==> flow/design.v <==
`timescale 1ns / 1ps
module top_uart(
	input 		wire 		sys_clk		,
	input 		wire 		sys_rst_n	,
	input 		wire 		rx_data 	,
	output 		wire 		tx_data 	 
    );
wire 	[7:0] 	data		;
wire 			en 			;
uart_rx uart_rx0 (
    .clk        (sys_clk    ), 
    .rst_n      (sys_rst_n  ), 
    .rx_data    (rx_data    ), 
    .po_data    (data 	    ), 
    .rx_done    (en 	    )
    );
uart_tx uart_tx0 (
    .clk        (sys_clk    ), 
    .rst_n      (sys_rst_n  ), 
    .pi_data    (data 	    ), 
    .tx_en      (en 	    ), 
    .tx_data    (tx_data    ),
    .tx_done    ( 		    )
    );
endmodule
`timescale 1ns / 1ps
module uart_rx(
	clk,rst_n,rx_data,
	po_data,rx_done
    );
input clk;
input rst_n;
input rx_data;
output [7:0] po_data;
output reg rx_done;
localparam baud_cnt_end = 'd434 - 'd1							;
localparam baud_cnt_m 	= (baud_cnt_end ) / 'd2 		 		;
reg rx_ff1;
reg rx_ff2;
reg rx_ff3;
reg rx_flag;
reg [12:0] baud_cnt;
reg bit_flag;
reg [3:0] bit_cnt;
reg [7:0] po_data;
reg [7:0] po_data_r;
wire rx_nedge;
always@(posedge clk or negedge rst_n) begin
    if(rst_n == 1'b0) begin 
        rx_ff1 <= 1'b0;
        rx_ff2 <= 1'b0;
        rx_ff3 <= 1'b0;
    end 
    else begin 
        rx_ff1 <= rx_data;
        rx_ff2 <= rx_ff1;
        rx_ff3 <= rx_ff2;
    end 
end 
assign rx_nedge = rx_ff3 && ~rx_ff2 && !rx_flag;
always@(posedge clk or negedge rst_n) begin
	if(rst_n == 1'b0)
		rx_flag <= 1'b0;
	else if(rx_nedge == 1'b1)
	    rx_flag	<= 1'b1;
    else if(bit_cnt == 4'd9 && baud_cnt == baud_cnt_end)
	    rx_flag <= 1'b0;
end
always@(posedge clk or negedge rst_n) begin
	if(rst_n == 1'b0)
		baud_cnt <= 13'd0;	
	else if(baud_cnt == baud_cnt_end)
	    baud_cnt <= 13'd0;
    else if(rx_flag == 1'b1)
        baud_cnt <= baud_cnt + 1'b1;
    else 
        baud_cnt <= 13'd0;
end
always@(posedge clk or negedge rst_n) begin
	if(rst_n == 1'b0)
		bit_flag <= 1'b0;
	else if(baud_cnt == baud_cnt_m)
	    bit_flag <= 1'b1;
    else 
        bit_flag <= 1'b0;
end
always@(posedge clk or negedge rst_n) begin
	if(rst_n == 1'b0)
		bit_cnt <= 4'd0;
	else if(rx_flag == 0)
	    bit_cnt <= 4'd0;
    else if(baud_cnt == baud_cnt_end && rx_flag == 1'b1)
	    bit_cnt <= bit_cnt + 1'b1;
end
always@(posedge clk or negedge rst_n) begin
	if(rst_n == 1'b0)
		rx_done <= 1'b0;
	else if(bit_cnt == 4'd8 && baud_cnt == baud_cnt_end - 'd1)
	    rx_done <= 1'b1;
    else 
	    rx_done <= 1'b0;
end
always@(posedge clk or negedge rst_n) begin
    if(rst_n == 1'b0) 
        po_data <= 8'b0;
    else if(bit_cnt == 4'd8 && baud_cnt == baud_cnt_end - 'd1)
		po_data <= po_data_r;
	else 
		po_data <= 8'd0;
end
always@(posedge clk or negedge rst_n) begin
	if(rst_n == 1'b0)
		po_data_r <= 8'b0;
	else if(rx_flag == 1'b1) begin 
            if(bit_flag)
				case(bit_cnt)
					4'd1    :	po_data_r[0] <= rx_ff2 ;
					4'd2    :	po_data_r[1] <= rx_ff2 ;
					4'd3    :	po_data_r[2] <= rx_ff2 ;
					4'd4    :	po_data_r[3] <= rx_ff2 ;
					4'd5    :	po_data_r[4] <= rx_ff2 ;
					4'd6    :	po_data_r[5] <= rx_ff2 ;
					4'd7    :	po_data_r[6] <= rx_ff2 ;
					4'd8    :	po_data_r[7] <= rx_ff2 ;
					default :   po_data_r <= po_data_r ;	
				endcase
			else 
				po_data_r <= po_data_r;
         end
    else 
        po_data_r <= 8'd0;
end
endmodule
`timescale 1ns / 1ps
module uart_tx(
	clk,rst_n,pi_data,tx_en,
	tx_data,tx_done
    );
input clk;
input rst_n;
input [7:0] pi_data;
input tx_en; 
output reg tx_data;
output reg tx_done;
localparam baud_cnt_end = 'd434 - 'd1							;
reg tx_flag;
reg [8:0] baud_cnt;
reg [3:0] bit_cnt;
reg [7:0] pi_data_r;
always@(posedge clk or negedge rst_n) begin
	if(rst_n == 1'b0)
		tx_flag <= 1'b0;
	else if(tx_en == 1'b1 && tx_flag == 1'b0)
		tx_flag <= 1'b1;
	else if(bit_cnt == 4'd9 && baud_cnt == baud_cnt_end)
	    tx_flag <= 1'b0;
end
always@(posedge clk or negedge rst_n) begin
	if(rst_n == 1'b0)
		bit_cnt <= 4'd0;
	else if(tx_flag == 1'b0)
		bit_cnt <= 4'd0;
	else if(baud_cnt == baud_cnt_end)
        bit_cnt <= bit_cnt + 1'b1;
	else 	
	    bit_cnt <= bit_cnt;
end
always@(posedge clk or negedge rst_n) begin 
	if(rst_n == 1'b0)
		baud_cnt <= 13'd0;	
	else if(baud_cnt == baud_cnt_end)
		baud_cnt <= 13'd0;
	else if(tx_flag == 1'b1)
        baud_cnt <= baud_cnt + 1'b1;
	else 
	    baud_cnt <= 13'd0;
end
always@(posedge clk or negedge rst_n) begin
	if(rst_n == 1'b0)
		pi_data_r <= 8'd0;
	else if(tx_en == 1'b1)
		pi_data_r <= pi_data;
	else 
	    pi_data_r <= pi_data_r;
end 
always@(posedge clk or negedge rst_n) begin
	if(rst_n == 1'b0)
		tx_data <= 1'b1;
	else if(tx_flag == 1'b1)
			case(bit_cnt)
				4'd0 : tx_data <= 1'b0			;
				4'd1 : tx_data <= pi_data_r[0]	;
				4'd2 : tx_data <= pi_data_r[1]	;
				4'd3 : tx_data <= pi_data_r[2]	;
				4'd4 : tx_data <= pi_data_r[3]	;
				4'd5 : tx_data <= pi_data_r[4]	;
				4'd6 : tx_data <= pi_data_r[5]	;
				4'd7 : tx_data <= pi_data_r[6]	;
				4'd8 : tx_data <= pi_data_r[7]	;
				4'd9 : tx_data <= 1'b1			;
				default:;
			endcase
		else 
			tx_data <= 1'b1;
end
always@(posedge clk or negedge rst_n) begin
    if(rst_n == 1'b0)
        tx_done <= 1'b0;
    else if(bit_cnt == 4'd9 && baud_cnt == baud_cnt_end)
        tx_done <= 1'b1;
    else 
        tx_done <= 1'b0;
end
endmodule
Step by step through the tools: top_uart
What the tools print for top_uart, step after step. Lines are those of the file above, counted from 1. Operators: Yosys type, input widths -> output width; for muxes data width and select width s. Not given: n/a

Top module: top_uart. Clock: sys_clk. Cell library: sky130hd. Corner: tt_025C_1v80.

Word-level counts
Counts by Yosys on the flattened word-level netlist (proc, flatten, opt, wreduce; memories kept). Register bits leave out memories and registers merged into their read ports (data or address). Print and check cells are left out. Cells with the same type and inputs are merged into one.

Bits in registers: 62. Bits of input ports: 3. The figure for output and inout bits is 1. For cells after elaboration the number is 122.

Under add/sub/neg operators stands 4. The entry for eq/ne operators reads 34. The entry for multiplexer cells reads 41. Bitwise operators: 2. For reduce/logical cells the number is 19.

Operator list (count): $eq 4x3->1 const B (8); $mux 1 (31); $eq 13x9->1 const B (2); $mux 13 (2); $ne 2x2->1 const B (11); $mux 9 (2); $reduce_and 2->1 (8); $eq 4x2->1 const B (4); $eq 4x4->1 const B (4); $mux 4 (4); $add 13x1->13 const B (1); $eq 13x8->1 const B (1); $ne 11x11->1 const B (1); $pmux 1 s10 (1); $add 9x1->9 const B (1); $eq 9x9->1 const B (1); $add 4x1->4 const B (2); $eq 4x1->1 const B (2); $mux 8 (1); $logic_and 1x1->1 (7); $reduce_bool 2->1 (2); $logic_not 4->1 (1); $not 1->1 (2); $logic_not 1->1 (1).

Longest topological paths
Longest topological path by Yosys (ltp), each cell counted once; first at word level (registers and memories cut), then after technology mapping (sequential cells cut; the memories' decode and read muxes count).

Under depth in word-level cells stands 4. The entry for ABC_AREA reads 0. For mapped depth the number is 5. The entry for mapped depth without buffers reads 5.

Synthesis result
Yosys stat after the flow's synthesis: flattened, memories mapped to cells. It holds for the ABC_AREA given above (unset counts as 0); a run with the other value may have another netlist.

The entry for cells in the netlist reads 298. The figure for chip area (Yosys) is 3121.7 um^2. Area of sequential cells: 1552.7 um^2. The figure for flip-flop cells is 62. The entry for buffers reads 15.

Cell types: sky130_fd_sc_hd__dfrtp_1 (count 61, area in all 1.53E+03 um^2); sky130_fd_sc_hd__ha_1 (count 13, area in all 162.656 um^2); sky130_fd_sc_hd__mux2i_1 (count 14, area in all 140.134 um^2); sky130_fd_sc_hd__inv_1 (count 24, area in all 90.086 um^2); sky130_fd_sc_hd__mux2_2 (count 8, area in all 90.086 um^2); sky130_fd_sc_hd__nor3_1 (count 14, area in all 70.067 um^2); sky130_fd_sc_hd__nand4_1 (count 11, area in all 68.816 um^2); sky130_fd_sc_hd__nor2_1 (count 17, area in all 63.811 um^2); sky130_fd_sc_hd__nand3_1 (count 12, area in all 60.058 um^2); sky130_fd_sc_hd__a21oi_1 (count 11, area in all 55.053 um^2); sky130_fd_sc_hd__nand4b_1 (count 6, area in all 52.55 um^2); sky130_fd_sc_hd__o21ai_0 (count 10, area in all 50.048 um^2); sky130_fd_sc_hd__a211oi_1 (count 6, area in all 45.043 um^2); sky130_fd_sc_hd__clkbuf_1 (count 12, area in all 45.043 um^2); sky130_fd_sc_hd__nand2_1 (count 12, area in all 45.043 um^2); sky130_fd_sc_hd__nor4_1 (count 7, area in all 43.792 um^2); sky130_fd_sc_hd__or3_1 (count 7, area in all 43.792 um^2); sky130_fd_sc_hd__xnor2_1 (count 4, area in all 35.034 um^2).

Not listed: further types 25, cells in them 49. By module: a second synthesis without flattening, with its own total; a netlist apart from the flattened one above.

The entry for cells (unflattened synthesis) reads 286. The entry for area total of the unflattened synthesis reads 3128.0 um^2.

Rows give one instance, submodules left out.

By module: uart_rx (instances 1, cells 184, area 1970.6 um^2, sequential area 975.9 um^2); uart_tx (instances 1, cells 102, area 1157.4 um^2, sequential area 601.8 um^2); top_uart (instances 1, cells 0, area 0.0 um^2, sequential area 0.0 um^2).

Worst setup path after synthesis
Path of least setup slack by OpenSTA after synthesis, without wires, with an ideal clock, recovery checks aside; 20% of the period is set as input and as output delay. Where synthesis merged equal registers, the netlist keeps one of their names.

Kind: reg2reg. From: reg uart_rx0.baud_cnt[2]. To: reg uart_rx0.bit_cnt[2]. Clock period: 1.59 ns. Under library setup time stands 0.079 ns. For time at the first pin the number is 0.000 ns. For data arrival time the number is 1.567 ns. For data required time the number is 1.511 ns. Slack: -0.056 ns. Path delay: 1.646 ns. Driving pins on the path: 5. Under buffers on the path stands 1. Synthesis period reached: 1.646 ns.

"path delay" = arrival - input delay + setup time. "driving pins on the path": output pins that drive a net of the path, with the launching flip-flop's if there is one; two outputs of one cell count as two. "synthesis period reached" is the clock period less the worst setup slack; recovery checks do not enter. This is arithmetic on one report: input and output delays are still those of the set period (20% each). The rows between start and end are the longest chain of elaborated cells between them; the timing report does not say that the signal goes this way. Where chains are equally long, one stands for them. Each line given opens the expression or statement behind the cell; cells for indexed reads and writes are added by Yosys, which also makes memories of some case tables. At most two assigning lines are given for a register; there are more.

Cells stage by stage: sky130_fd_sc_hd__dfrtp_1 sky130_fd_sc_hd__buf_6 sky130_fd_sc_hd__or4_4 sky130_fd_sc_hd__nor4_1 sky130_fd_sc_hd__mux2i_1. Cells in the longest elaborated chain: 4. The figure for elaborated cells between the ends (all ways) is 5. Classes of those cells: eq/ne (2); mux (2); reduce/logical (1).

RTL lines, path after synthesis: start, declared (RTL line 42) `reg [12:0] baud_cnt;`; start, assigned (RTL line 71) `baud_cnt <= 13'd0;`; start, assigned (RTL line 75) `baud_cnt <= baud_cnt + 1'b1;`; $eq 13x9->1 (RTL line 92) `else if(baud_cnt == baud_cnt_end && rx_flag == 1'b1)`; $logic_and 1x1->1 (RTL line 92); $mux 4 (RTL line 92); $mux 4 (RTL line 90) `else if(rx_flag == 0)`; end, assigned (RTL line 89) `bit_cnt <= 4'd0;`; end, assigned (RTL line 93) `bit_cnt <= bit_cnt + 1'b1;`; end, declared (RTL line 44) `reg [3:0] bit_cnt;`.

Path in the finished layout
From the final timing report of stored run 1: the path of least setup slack in the routed layout; clock arrival at registers is part of the times.

Kind: reg2reg. From: reg uart_rx0.baud_cnt[12]. To: reg uart_rx0.bit_cnt[1]. Clock period: 1.24 ns. Under library setup time stands 0.07 ns. For time at the first pin the number is 0.34 ns. For data arrival time the number is 1.87 ns. For data required time the number is 1.51 ns. Slack: -0.36 ns. Driving pins on the path: 4. Under buffers on the path stands 0.

The rows between start and end are the longest chain of elaborated cells between them; the timing report does not say that the signal goes this way. Where chains are equally long, one stands for them. At most two assigning lines are given for a register; there are more.

Cells stage by stage: sky130_fd_sc_hd__dfrtp_1 sky130_fd_sc_hd__or4_4 sky130_fd_sc_hd__nor4_4 sky130_fd_sc_hd__mux2i_1. Cells in the longest elaborated chain: 4. The figure for elaborated cells between the ends (all ways) is 5. Classes of those cells: eq/ne (2); mux (2); reduce/logical (1).

RTL lines, path post-layout: start, declared (RTL line 42) `reg [12:0] baud_cnt;`; start, assigned (RTL line 71) `baud_cnt <= 13'd0;`; start, assigned (RTL line 75) `baud_cnt <= baud_cnt + 1'b1;`; $eq 13x9->1 (RTL line 92) `else if(baud_cnt == baud_cnt_end && rx_flag == 1'b1)`; $logic_and 1x1->1 (RTL line 92); $mux 4 (RTL line 92); $mux 4 (RTL line 90) `else if(rx_flag == 0)`; end, assigned (RTL line 89) `bit_cnt <= 4'd0;`; end, assigned (RTL line 93) `bit_cnt <= bit_cnt + 1'b1;`; end, declared (RTL line 44) `reg [3:0] bit_cnt;`.

Wiki page: top_uart / flow data

Module top_uart, platform sky130hd: 2 stored runs of the flow (Yosys, OpenROAD) with differing settings, in no particular order. Input and output delays are each 20% of the period that was set; the output load is 0.01 pF. "reached clock period" = clock period - worst setup slack. The figure is calculated, with input and output delays left at 20% of the set period. "worst setup path time" is the time allowed to the run's worst setup path (the clock period less input and output delay, where it has them) less its slack. Clock arrival times count: a late capture clock shortens it, a late launch clock lengthens it. "power": no workload was simulated; the value follows from the tool's default switching activity.

Stored run 1 has these settings: period_ns 1.24; CORE_UTILIZATION 36; SETUP_SLACK_MARGIN 0.0; PLACE_DENSITY_LB_ADDON 0.17; CELL_PAD_IN_SITES_GLOBAL_PLACEMENT 0; GPL_TIMING_DRIVEN 1; GPL_ROUTABILITY_DRIVEN 1; CTS_CLUSTER_DIAMETER 92; CAP_MARGIN 10; SLEW_MARGIN 25; CORE_MARGIN 2. The chip area after synthesis (Yosys) stands at 3121.7 um^2. The full die area stands at 9432.3 um^2. The area of the standard cells in the finished layout is 4613.2 um^2. The utilization of the finished layout comes to 0.556. The worst setup slack after layout is -0.360 ns. The sum of negative setup slack stands at -8.515 ns. The power is 5.394 mW. The reached clock period stands at 1.600 ns. The measured worst setup path time is 1.60 ns. Class of the worst setup path: reg2reg.

Stored run 2 has these settings: period_ns 2.06; CORE_UTILIZATION 57; CAP_MARGIN 20; CORE_MARGIN 2; SLEW_MARGIN 20. The chip area after synthesis (Yosys) stands at 3121.7 um^2. The full die area stands at 6084.8 um^2. The area of the standard cells in the finished layout is 3392.0 um^2. The utilization of the finished layout comes to 0.652. The worst setup slack after layout is 0.246 ns. The sum of negative setup slack stands at 0.000 ns. The power is 2.721 mW. The reached clock period stands at 1.814 ns. The measured worst setup path time is 1.40 ns. Class of the worst setup path: reg2out.
